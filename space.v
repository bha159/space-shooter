==> flow/design.v <==
module obs
#(parameter N1=15, parameter LOWER_LIMIT = 475)
(
	input wire video_on,
    input wire reset,
    input clk,
    input wire [10:0] pix_x, pix_y,
    input wire [10:0] x1, x2, y1, y2,
    output reg [2:0] rgb,
    output wire obs_on,
    input wire [10:0] bull_x, bull_y,
    output wire obs_state,
    output wire crossed
);
    localparam MAX_X = 640;
    localparam MAX_Y = 480;
    localparam OBS_V = 1;
    localparam START = 0;
    localparam on = 1'b1, off = 1'b0;   
    localparam N = N1;   
    wire obs;
    wire [2:0] obsrgb;
    reg next, ps;
    wire col;
    reg [N-1:0] obs_y_reg, obs_y_next;  
    wire frame_tick;
    wire [10:0] y1n, y2n;
    reg [3:0] count, count_next;
    assign frame_tick = (pix_y==11'd481) && (pix_x==11'd0);
    assign y1n = y1 + obs_y_reg[N-1:N-11];  
    assign y2n = y2 + obs_y_reg[N-1:N-11];  
    assign obs = (x1<=pix_x) && (pix_x<=x2) && (y1n<=pix_y) && (pix_y<=y2n);
    assign obsrgb = 3'b111;
    assign col = (x1<bull_x) && (bull_x<x2) && (y1n<bull_y) && (bull_y<y2n);
    assign obs_on = obs & ps;
    always @(posedge clk)
    begin
        if(reset)
            obs_y_reg <= START;
        else
            obs_y_reg <= obs_y_next;
    end
    always @(*)
    begin
        if (frame_tick & (ps == on))   
        begin
            obs_y_next = obs_y_reg + OBS_V;
        end
        else
            obs_y_next = obs_y_reg;
    end
    always @(posedge clk)
    begin
    if(reset)
        ps <= on;
    else
        ps <= next;
    end
    always @(*)
    begin
        next = ps;
        case(ps)
        on: if(col)
                next = off;
        off: next = off;
        endcase
    end
    always @*
    	if(~video_on)
    		rgb = 3'b000;
    	else if(obs)
    			rgb = obsrgb;
    		 else
    		 	rgb = 3'b000;
    assign obs_state = ps;
    assign crossed = (y2n >= LOWER_LIMIT);  
endmodule
module reset_gen
(
	input wire clk,
	output reg reset_soft);
	reg [50:0] count;
	wire [50:0] count_next;
	always @(posedge clk)
	begin
		count <= count_next;
	end
	assign count_next = count + 1;
	always @(*)
		case(count)
			50'b0: reset_soft = 1;
			50'b1: reset_soft = 1;
			50'b11: reset_soft = 1;
			default: reset_soft = 0;
		endcase
endmodule
module space
(
	input wire clk, reset,
	input wire led1, led2, led3,
	output wire hsync, vsync,
	output wire [2:0] rgb,
	output reg [7:0] leds
	);
	wire [10:0] pixel_x, pixel_y;
	wire pixel_tick, video_on;
	reg [2:0] rgb_reg;
	reg [2:0] rgb_next;
	wire [2:0] rgb_wall, rgb_obs, rgb_obs1, rgb_obs2, rgb_obs3, rgb_obs4, rgb_obs5, rgb_obs6, rgb_obs7;
	wire wall_on, obs_on, obs_on1, obs_on2, obs_on3, obs_on4, obs_on5, obs_on6, obs_on7;
	wire reset_n;
	wire reset_soft;
	wire [10:0] bull_x, bull_y;
	wire gamewin;
	wire [0:7] obs_state;  
	wire gameover;
	wire [0:7] game_state;
    wire [0:7] crossed;
	reset_gen rese
	(.clk(clk), .reset_soft(reset_soft));
	sync vga
	(.clk(clk), .reset(reset_n), .h_sync(hsync), .v_sync(vsync), .video_on(video_on), .p_tick(pixel_tick), .pixel_x(pixel_x), .pixel_y(pixel_y));
	wall wallins
	(.video_on(video_on), .pix_x(pixel_x), .pix_y(pixel_y), .rgb(rgb_wall), .ledleft(led2), .ledright(led1), .reset(reset_n), .clk(clk), .fire(led3), .wall_on(wall_on), .bull_x_reg1(bull_x), .bull_y_reg1(bull_y));
	obs #(.N1(13)) obst1
	(.crossed(crossed[0]), .obs_state(obs_state[0]), .video_on(video_on), .reset(reset_n), .clk(clk), .pix_x(pixel_x), .pix_y(pixel_y), .x1(20), .y1(20), .x2(80), .y2(40), .rgb(rgb_obs), .obs_on(obs_on), .bull_x(bull_x), .bull_y(bull_y));
	obs #(.N1(14)) obst2
	(.crossed(crossed[1]), .obs_state(obs_state[1]), .video_on(video_on), .reset(reset_n), .clk(clk), .pix_x(pixel_x), .pix_y(pixel_y), .x1(100), .y1(20), .x2(160), .y2(40), .rgb(rgb_obs1), .obs_on(obs_on1), .bull_x(bull_x), .bull_y(bull_y));
	obs #(.N1(15)) obst3
	(.crossed(crossed[2]), .obs_state(obs_state[2]), .video_on(video_on), .reset(reset_n), .clk(clk), .pix_x(pixel_x), .pix_y(pixel_y), .x1(180), .y1(20), .x2(240), .y2(40), .rgb(rgb_obs2), .obs_on(obs_on2), .bull_x(bull_x), .bull_y(bull_y));
	obs #(.N1(14)) obst4
	(.crossed(crossed[3]), .obs_state(obs_state[3]), .video_on(video_on), .reset(reset_n), .clk(clk), .pix_x(pixel_x), .pix_y(pixel_y), .x1(260), .y1(20), .x2(320), .y2(40), .rgb(rgb_obs3), .obs_on(obs_on3), .bull_x(bull_x), .bull_y(bull_y));
	obs #(.N1(13)) obst5
	(.crossed(crossed[4]), .obs_state(obs_state[4]), .video_on(video_on), .reset(reset_n), .clk(clk), .pix_x(pixel_x), .pix_y(pixel_y), .x1(340), .y1(20), .x2(400), .y2(40), .rgb(rgb_obs4), .obs_on(obs_on4), .bull_x(bull_x), .bull_y(bull_y));
	obs #(.N1(14)) obst6
	(.crossed(crossed[5]), .obs_state(obs_state[5]), .video_on(video_on), .reset(reset_n), .clk(clk), .pix_x(pixel_x), .pix_y(pixel_y), .x1(420), .y1(20), .x2(460), .y2(40), .rgb(rgb_obs5), .obs_on(obs_on5), .bull_x(bull_x), .bull_y(bull_y));
	obs #(.N1(13)) obst7
	(.crossed(crossed[6]), .obs_state(obs_state[6]), .video_on(video_on), .reset(reset_n), .clk(clk), .pix_x(pixel_x), .pix_y(pixel_y), .x1(480), .y1(20), .x2(540), .y2(40), .rgb(rgb_obs6), .obs_on(obs_on6), .bull_x(bull_x), .bull_y(bull_y));
	obs #(.N1(15)) obst8
	(.crossed(crossed[7]), .obs_state(obs_state[7]), .video_on(video_on), .reset(reset_n), .clk(clk), .pix_x(pixel_x), .pix_y(pixel_y), .x1(560), .y1(20), .x2(620), .y2(40), .rgb(rgb_obs7), .obs_on(obs_on7), .bull_x(bull_x), .bull_y(bull_y));
 	always @(*)
 		case({led1,led2})
 			2'b00: leds = 8'b00000000;
 			2'b11: leds = 8'b11111111;
 			2'b10: leds = 8'b11110000;
 			2'b01: leds = 8'b00001111;
 			default: leds = 8'b10101010;
 		endcase
	always @(posedge clk )
		if (pixel_tick)
			rgb_reg<=rgb_next;
	always @(*)
	begin
		if(~video_on)
			rgb_next = 3'b000;
		else if(gamewin)
			rgb_next = 3'b010;
		else if(gameover)
			rgb_next = 3'b100;
		else if (wall_on)
			rgb_next = rgb_wall;
		else if (obs_on)
			rgb_next = rgb_obs;
		else if(obs_on1)
			rgb_next = rgb_obs1;
		else if(obs_on2)
			rgb_next = rgb_obs2;
		else if(obs_on3)
			rgb_next = rgb_obs3;
		else if(obs_on4)
			rgb_next = rgb_obs4;
		else if(obs_on5)
			rgb_next = rgb_obs5;
		else if(obs_on6)
			rgb_next = rgb_obs6;
		else if(obs_on7)
			rgb_next = rgb_obs7;
		else
			rgb_next = 3'b000;
	end
	assign gamewin = &(~obs_state);
	assign gameover = |(crossed);
	assign  rgb = rgb_reg;
	assign  reset_n = ~reset | reset_soft;
endmodule
module sync
	(
		output h_sync,v_sync,video_on,p_tick,
		output [10:0] pixel_x,pixel_y,
		input clk,reset
	);
	localparam HD = 640;
	localparam HF = 48;
	localparam HB = 16;
	localparam HR = 96;
	localparam VD = 480;
	localparam VF = 10;
	localparam VB = 33;
	localparam VR = 2;
	reg mod2_reg;
	wire mod2_next;
	reg [10:0] h_counter_reg,h_counter_next;
	reg [10:0] v_counter_reg,v_counter_next;
	reg v_sync_reg,h_sync_reg;
	wire v_sync_next,h_sync_next;
	wire h_end,v_end,pixel_tick;
	always @(posedge clk, posedge reset)
	begin
		if(reset)
		begin
			mod2_reg <= 1'b0;
			v_counter_reg <= 0;
			h_counter_reg <= 0;
			v_sync_reg <= 1'b0;
			h_sync_reg <= 1'b0;
		end
		else
		begin
			mod2_reg <= mod2_next;
			v_counter_reg <= v_counter_next;
			h_counter_reg <= h_counter_next;
			v_sync_reg <= v_sync_next;
			h_sync_reg <= h_sync_next;
		end
	end
	assign mod2_next = ~mod2_reg;
	assign pixel_tick = mod2_reg;
	assign h_end = (h_counter_reg == (HD + HF + HB + HR - 1));
	assign v_end = (v_counter_reg == (VD + VF + VB + VR - 1));
	always @*
		if(pixel_tick)
			if(h_end)
				h_counter_next = 0;
			else
				h_counter_next = h_counter_reg + 1;
		else
			h_counter_next = h_counter_reg;
	always @*
		if(pixel_tick & h_end)
			if(v_end)
				v_counter_next = 0;
			else
				v_counter_next = v_counter_reg + 1;
		else
			v_counter_next = v_counter_reg;
	assign h_sync_next = (h_counter_reg >= (HD + HB) && h_counter_reg <= (HD + HB + HR - 1));
	assign v_sync_next = (v_counter_reg >= (VD + VB) && v_counter_reg <= (VD + VB + VR - 1));
	assign video_on = (h_counter_reg < HD) && (v_counter_reg < VD);
	assign h_sync = h_sync_reg;
	assign v_sync = v_sync_reg;
	assign pixel_x = h_counter_reg;
	assign pixel_y = v_counter_reg;
	assign p_tick = pixel_tick;
endmodule
module wall
  (
    input wire video_on,
    input wire reset,
    input clk,
    input wire [10:0] pix_x, pix_y,
    input wire ledleft, ledright, fire,
    output reg [2:0] rgb,
    output wire wall_on,
    output [10:0] bull_x_reg1, bull_y_reg1
    );
  	localparam [1:0] reset_s = 2'b00, idle = 2'b01, shoot = 2'b10;
    localparam MAX_X = 640;
    localparam MAX_Y = 480;
    localparam LWALL_L = 0;
    localparam LWALL_R = 2;
    localparam RWALL_L = 637;
    localparam RWALL_R = 639;
    localparam TWALL_L = 0;
    localparam TWALL_R = 2;
    localparam BWALL_L = 477;
    localparam BWALL_R = 479;
    localparam BALL_T = 465;
    localparam BALL_B = 477;
    localparam BALL_SIZE = 10;
    localparam BALL_V = 2;
    localparam BULL_T = BALL_T - 1;
    localparam BULL_SIZE = 4;
    localparam BULL_V = 2;
    wire lwall, rwall, twall, bwall, ball, bull;
    wire [2:0] lrgb, rrgb, trgb, brgb, ballrgb, bullrgb;
    wire frame_tick;
    wire [10:0] ball_x_l, ball_x_r;
    reg [10:0] ball_x_reg, ball_x_next;
    wire [10:0] bull_x_l, bull_x_r, bull_y_t, bull_y_b;
    reg [1:0] bull_state_next, bull_state_reg;
    reg [10:0] bull_x_reg, bull_y_reg;
    reg [10:0] bull_x_next, bull_y_next;
    wire d_collision;
    reg bull_show;                           
    assign lwall = (LWALL_L<=pix_x) && (pix_x<=LWALL_R);
    assign rwall = (RWALL_L<=pix_x) && (pix_x<=RWALL_R);
    assign twall = (TWALL_L<=pix_y) && (pix_y<=TWALL_R);
    assign bwall = (BWALL_L<=pix_y) && (pix_y<=BWALL_R);
    assign frame_tick = (pix_y==11'd481) && (pix_x==11'd0);
    assign ball_x_l = ball_x_reg;
    assign ball_x_r = ball_x_l + BALL_SIZE - 1;
    assign  ball = (BALL_T<=pix_y) && (pix_y<=BALL_B) && (ball_x_l<=pix_x) && (pix_x<=ball_x_r);
    assign bull_x_l =  bull_x_reg + 3;
    assign bull_x_r = bull_x_l + BULL_SIZE - 1;
    assign bull_y_b = bull_y_reg;
    assign bull_y_t = bull_y_b - BULL_SIZE - 1;
    assign bull = (bull_y_t<=pix_y) && (pix_y<=bull_y_b) && (bull_x_l<=pix_x) && (pix_x<=bull_x_r);
    assign wall_on = lwall | rwall | twall | bwall | ball | bull;  
    assign bull_x_reg1 = bull_x_reg;
    assign bull_y_reg1 = bull_y_reg;
    always @(*)
    begin
    	if (frame_tick)
    		if( (~ledright) && (ball_x_r < MAX_X - BALL_SIZE) )
    			ball_x_next = ball_x_reg + BALL_V;
    		else if( (~ledleft) && (ball_x_l > BALL_V) )
    			ball_x_next = ball_x_reg - BALL_V;
    		else
    			ball_x_next = ball_x_reg;
    	else
    		ball_x_next = ball_x_reg;
    end
    always @(posedge clk)
        if(reset)
        begin
            ball_x_reg <= 315;
        end
        else if(frame_tick)
        begin
            ball_x_reg <= ball_x_next;
        end
    always @(posedge clk)
        if(reset)           bull_state_reg <= idle;
        else                bull_state_reg <= bull_state_next;
    always @(posedge clk)
        if(reset)           bull_x_reg <= 318;
        else                bull_x_reg <= bull_x_next;
    always @(posedge clk)
        if(reset)           bull_y_reg <= BULL_T;
        else                bull_y_reg <= bull_y_next;
    assign d_collision = (bull_y_reg <= 10)?1'b1:1'b0;
    always @*
    begin
        bull_state_next = bull_state_reg;
        bull_x_next = ball_x_l;
        bull_y_next = bull_y_reg;
        case(bull_state_reg)
            idle:
            begin
                if(~fire)
                    bull_state_next = shoot;
                    bull_show = 1'b0;
            end
            reset_s:
            begin
                bull_y_next = BULL_T;
                bull_state_next = idle;
                bull_show = 1'b0;
            end
            shoot:
            begin
                bull_x_next = bull_x_reg;
                bull_y_next = (frame_tick)? bull_y_reg - BULL_V : bull_y_reg;
                bull_show = 1'b1;
                if(d_collision)
                    bull_state_next = reset_s;
            end
            default:
            begin
                bull_show = 1'b0;
                bull_state_next = bull_state_reg;
                bull_x_next = ball_x_l;
                bull_y_next = bull_y_reg;
            end
        endcase
    end
    assign ballrgb = 3'b110;
    assign bullrgb = 3'b100;
    assign lrgb = 3'b111;
    assign rrgb = 3'b111;
    assign trgb = 3'b111;
    assign brgb = 3'b111;
    always @*
    	if(~video_on)
    		rgb = 3'b000;
    	else if(lwall)
    			rgb = lrgb;
    	else if(rwall)
    			rgb = rrgb;
    	else if(twall)
    			rgb = trgb;
    	else if(bwall)
    			rgb = brgb;
    	else if(ball)
    			rgb = ballrgb;
    	else if(bull && bull_show) 
    		begin
    			rgb = bullrgb;
    		end
    	else
    	 	rgb = 3'b000;
endmodule
**From RTL to reports: space**

Tool output for the design above, in the order of the flow.
Lines are those of the file above, counted from 1.
Cell names lack the library's common part.
The mark -- stands for no value.

- Top: space
- Clock input: clk
- Library: sky130hd
- Library corner: tt_025C_1v80

**Word level**

Yosys after proc, flatten, opt, wreduce and memory -nomap, before mapping. Memory bits, and registers merged into a memory's read port (data or address), are not among the register bits. Print and check cells are not counted. Equal cells are merged and count once.

- Bits in registers: 233
- Output and inout bits: 13

- Add/sub/neg operators: 37
- Magnitude comparators: 97
- Eq/ne operators: 13
- Mux-type cells: 54
- Bitwise operators: 37
- Reductions and logical operators: 80

Operators by type and width:

| kind | count |
|---|---|
| less-or-equal comparator 11 bit | 22 |
| less-than comparator 11 bit | 16 |
| >= comparator 11 x 9 -> 1 bit with constant B | 8 |
| adder 5 x 11 -> 11 bit with constant A | 8 |
| adder 6 x 11 -> 11 bit with constant A | 8 |
| 2-to-1 mux 3 bit | 24 |
| less-or-equal comparator 9 x 11 -> 1 bit with constant A | 6 |
| logical AND 1 bit | 65 |
| less-or-equal comparator 11 x 10 -> 1 bit with constant B | 5 |
| less-or-equal comparator 11 x 9 -> 1 bit with constant B | 5 |
| 2-to-1 mux 11 bit | 5 |
| adder 51 x 1 -> 51 bit with constant B | 1 |
| equality test 51 x 1 -> 1 bit with constant B | 1 |
| equality test 51 x 2 -> 1 bit with constant B | 1 |
| zero test 51 bit | 1 |
| less-than comparator 11 x 10 -> 1 bit with constant B | 4 |
| less-than comparator 11 x 9 -> 1 bit with constant B | 4 |
| less-than comparator 9 x 11 -> 1 bit with constant A | 4 |
| adder 14 x 1 -> 14 bit with constant B | 3 |
| adder 13 x 1 -> 13 bit with constant B | 3 |
| subtractor 11 x 1 -> 11 bit with constant B | 3 |
| case mux 8 bit (select 4 bit) | 1 |
| adder 15 x 1 -> 15 bit with constant B | 2 |
| less-or-equal comparator 1 x 11 -> 1 bit with constant A | 2 |
| less-or-equal comparator 10 x 11 -> 1 bit with constant A | 2 |
| adder 11 x 1 -> 11 bit with constant B | 2 |
| >= comparator 11 x 10 -> 1 bit with constant B | 2 |
| equality test 11 x 10 -> 1 bit with constant B | 2 |

Other operator kinds: 44; their cells: 108.

**Depth**

Depth = most cells in a row (Yosys ltp): at word level without a register or memory, in the mapped netlist without a sequential cell, where the memories' decode and read muxes count.

- Word-level depth: 16
- ABC_AREA: 0
- Mapped depth: 17

**Mapped cells and area**

Source: synth_stat.txt of the flow (Yosys; design flattened, memories mapped). It holds for the ABC_AREA given above (unset counts as 0); a run with the other value may have another netlist.
Totals and module areas in this step are rounded.

- Cell count: 2680
- Cell area after synthesis: 0.02212 mm²
- Sequential area: 0.0048 mm²
- Mapped flip-flops: 232

Cell types:

| type | count | total area (µm²) |
|---|---|---|
| ha_1 | 461 | 5.77E+03 |
| dfxtp_1 | 204 | 4.08E+03 |
| xnor2_1 | 170 | 1.49E+03 |
| xor2_1 | 107 | 937.149 |
| a21oi_1 | 186 | 930.893 |
| nor2_1 | 243 | 912.125 |
| o21ai_0 | 151 | 755.725 |
| nand2_1 | 191 | 716.938 |
| nand4_1 | 114 | 713.184 |
| dfrtp_1 | 25 | 625.6 |
| nand3_1 | 108 | 540.518 |
| inv_1 | 107 | 401.635 |
| clkbuf_1 | 78 | 292.781 |
| or3_1 | 41 | 256.496 |
| nor3_1 | 51 | 255.245 |
| nor4_1 | 37 | 231.472 |
| a211oi_1 | 30 | 225.216 |
| o21a_1 | 26 | 195.187 |

Other cell types: 56; their cells: 350.
The figures by module come from a second, unflattened synthesis with its own total; it is not the netlist above.

- Cell total of the unflattened synthesis: 4727
- Area total of the unflattened synthesis: 0.03773 mm²

Rows give one instance, submodules left out.

Modules:

| module | instances | cells | area (mm²) | seq. area (mm²) |
|---|---|---|---|---|
| obs #(N1=14) | 3 | 467 | 0.003679 | 0.0003003 |
| obs #(N1=13) | 3 | 451 | 0.00355 | 0.0002803 |
| obs #(N1=15) | 2 | 492 | 0.003807 | 0.0003203 |
| wall | 1 | 533 | 0.0042 | 0.0006807 |
| reset_gen | 1 | 242 | 0.002278 | 0.001021 |
| sync | 1 | 143 | 0.001444 | 0.0006256 |
| space | 1 | 71 | 0.0005105 | 0.0000901 |

**Worst setup path after synthesis**

Source: OpenSTA report_checks on the synthesized netlist (no wires, ideal clock, input and output delay 20% of the period each), path of least setup slack; recovery checks are left aside. Register names are those of the netlist, which keeps one name where synthesis merged equal registers.

- Path type: flip-flop to flip-flop
- Start point: register wallins.bull_x_reg[0]
- End point: register rgb_reg[2]
- Period: 5.99 ns
- Library setup time: 0.258 ns
- Data arrival time: 3.089 ns
- Setup slack: 2.643 ns
- Path delay: 3.347 ns
- Driving pins on the path: 16
- Path buffers: 0
- Period reached after synthesis: 3.347 ns

"path delay" = arrival - input delay + setup time.
"driving pins on the path" counts driving pins, that of a launching flip-flop among them; a cell with two outputs on the path counts twice.
"period reached after synthesis" = period - worst setup slack (recovery checks aside). The figure is calculated, with input and output delays left at 20% of the set period.
Between the ends stands the longest chain of elaborated cells between them, by number of cells; it is not shown to be the way that was timed. Of several equally long chains one is given.
Each line given opens the expression or statement behind the cell; cells for indexed reads and writes are added by Yosys, which also makes memories of some case tables.

- Cells stage by stage: dfxtp_1 inv_1 ha_1 nor2_1 xor2_1 nand3_1 nor3_1 nand2_1 nor3_1 xnor2_1 ha_1 a211oi_1 a31oi_1 or4_1 mux2i_1 a21oi_1
- Length of the longest elaborated chain: 14
- Elaborated cells on any way between the ends: 17
- Source lines of those cells: 12
- Those cells by class: add/sub (3); compare (2); mux (8); logic (1); reduce/logical (3)

RTL lines, path post-synthesis:

| what | RTL line | source |
|---|---|---|
| from (decl) | 291 | `reg [10:0] bull_x_reg, bull_y_reg;` |
| from (assign) | 336 | `if(reset)           bull_x_reg <= 318;` |
| from (assign) | 337 | `else                bull_x_reg <= bull_x_next;` |
| adder 11 x 2 -> 11 bit | 303 | `assign bull_x_l =  bull_x_reg + 3;` |
| adder 11 x 3 -> 11 bit | 304 | `assign bull_x_r = bull_x_l + BULL_SIZE - 1;` |
| subtractor 11 x 1 -> 11 bit | 304 |  |
| less-or-equal comparator 11 bit | 307 | `assign bull = (bull_y_t<=pix_y) && (pix_y<=bull_y_b) && (bull_x_l<=pix_x) && (pix_x<=bull_x_r);` |
| logical AND 1 bit | 307 |  |
| logical AND 1 bit | 396 | `else if(bull && bull_show)` |
| 2-to-1 mux 3 bit | 396 |  |
| 2-to-1 mux 3 bit | 394 | `else if(ball)` |
| 2-to-1 mux 3 bit | 392 | `else if(bwall)` |
| 2-to-1 mux 3 bit | 390 | `else if(twall)` |
| 2-to-1 mux 3 bit | 388 | `else if(rwall)` |
| 2-to-1 mux 3 bit | 386 | `else if(lwall)` |
| 2-to-1 mux 3 bit | 160 | `else if (wall_on)` |
| 2-to-1 mux 3 bit | 158 | `else if(gameover)` |
| to (assign) | 151 | `rgb_reg<=rgb_next;` |
| to (decl) | 107 | `reg [2:0] rgb_reg;` |

Ticket comment

Design space on sky130hd. What follows are 2 stored runs of the flow, each under its own settings; their order means nothing. The constraints put input and output delay at 20% of the set period each and load the outputs with 0.01 pF.

### Run A

==> flow/run.sh <==
#!/bin/bash
# the make line also repeats the synthesis and layout settings of config.mk as NAME=value (left out here)
make -C /OpenROAD-flow-scripts/flow DESIGN_CONFIG=/design/flow/config.mk WORK_HOME=/design/flow/orfs CLKGATE_MAP_FILE= finish
==> flow/config.mk <==
export PLATFORM = sky130hd
export DESIGN_NAME = space
export DESIGN_NICKNAME = space
export VERILOG_FILES = /design/flow/design.v
export SDC_FILE = /design/flow/constraint.sdc
export NUM_CORES = 4
export LEC_CHECK = 0
export ABC_AREA = 0
export CAP_MARGIN = 20
export CELL_PAD_IN_SITES_DETAIL_PLACEMENT = 2
export CORE_ASPECT_RATIO = 1.25
export CORE_MARGIN = 2
export CORE_UTILIZATION = 58
export CTS_CLUSTER_SIZE = 52
export GPL_ROUTABILITY_DRIVEN = 1
export HOLD_SLACK_MARGIN = 0.19
export MAX_ROUTING_LAYER = met4
export PLACE_DENSITY_LB_ADDON = 0.06
export SETUP_SLACK_MARGIN = 1.02
export SLEW_MARGIN = 20
==> flow/constraint.sdc <==
create_clock -name core_clock -period 5.71 [get_ports {clk}]
set_input_delay 1.1420 -clock core_clock [delete_from_list [all_inputs] [get_ports {clk}]]
set_output_delay 1.1420 -clock core_clock [all_outputs]
set_load 0.01 [all_outputs]

Outcome of run A: stopped before the end: placement reported DPL-0033

### Run B

==> flow/run.sh <==
#!/bin/bash
# the make line also repeats the synthesis and layout settings of config.mk as NAME=value (left out here)
make -C /OpenROAD-flow-scripts/flow DESIGN_CONFIG=/design/flow/config.mk WORK_HOME=/design/flow/orfs CLKGATE_MAP_FILE= finish
==> flow/config.mk <==
export PLATFORM = sky130hd
export DESIGN_NAME = space
export DESIGN_NICKNAME = space
export VERILOG_FILES = /design/flow/design.v
export SDC_FILE = /design/flow/constraint.sdc
export NUM_CORES = 4
export LEC_CHECK = 0
export CAP_MARGIN = 20
export CELL_PAD_IN_SITES_DETAIL_PLACEMENT = 1
export CELL_PAD_IN_SITES_GLOBAL_PLACEMENT = 2
export CORE_MARGIN = 6
export CORE_UTILIZATION = 63
export MAX_ROUTING_LAYER = met5
export MIN_ROUTING_LAYER = met2
export PLACE_DENSITY = 0.51
export SETUP_SLACK_MARGIN = 0.8
export SLEW_MARGIN = 20
==> flow/constraint.sdc <==
create_clock -name core_clock -period 3.25 [get_ports {clk}]
set_input_delay 0.6500 -clock core_clock [delete_from_list [all_inputs] [get_ports {clk}]]
set_output_delay 0.6500 -clock core_clock [all_outputs]
set_load 0.01 [all_outputs]

Outcome of run B: stopped before the end: placement reported GPL-0301
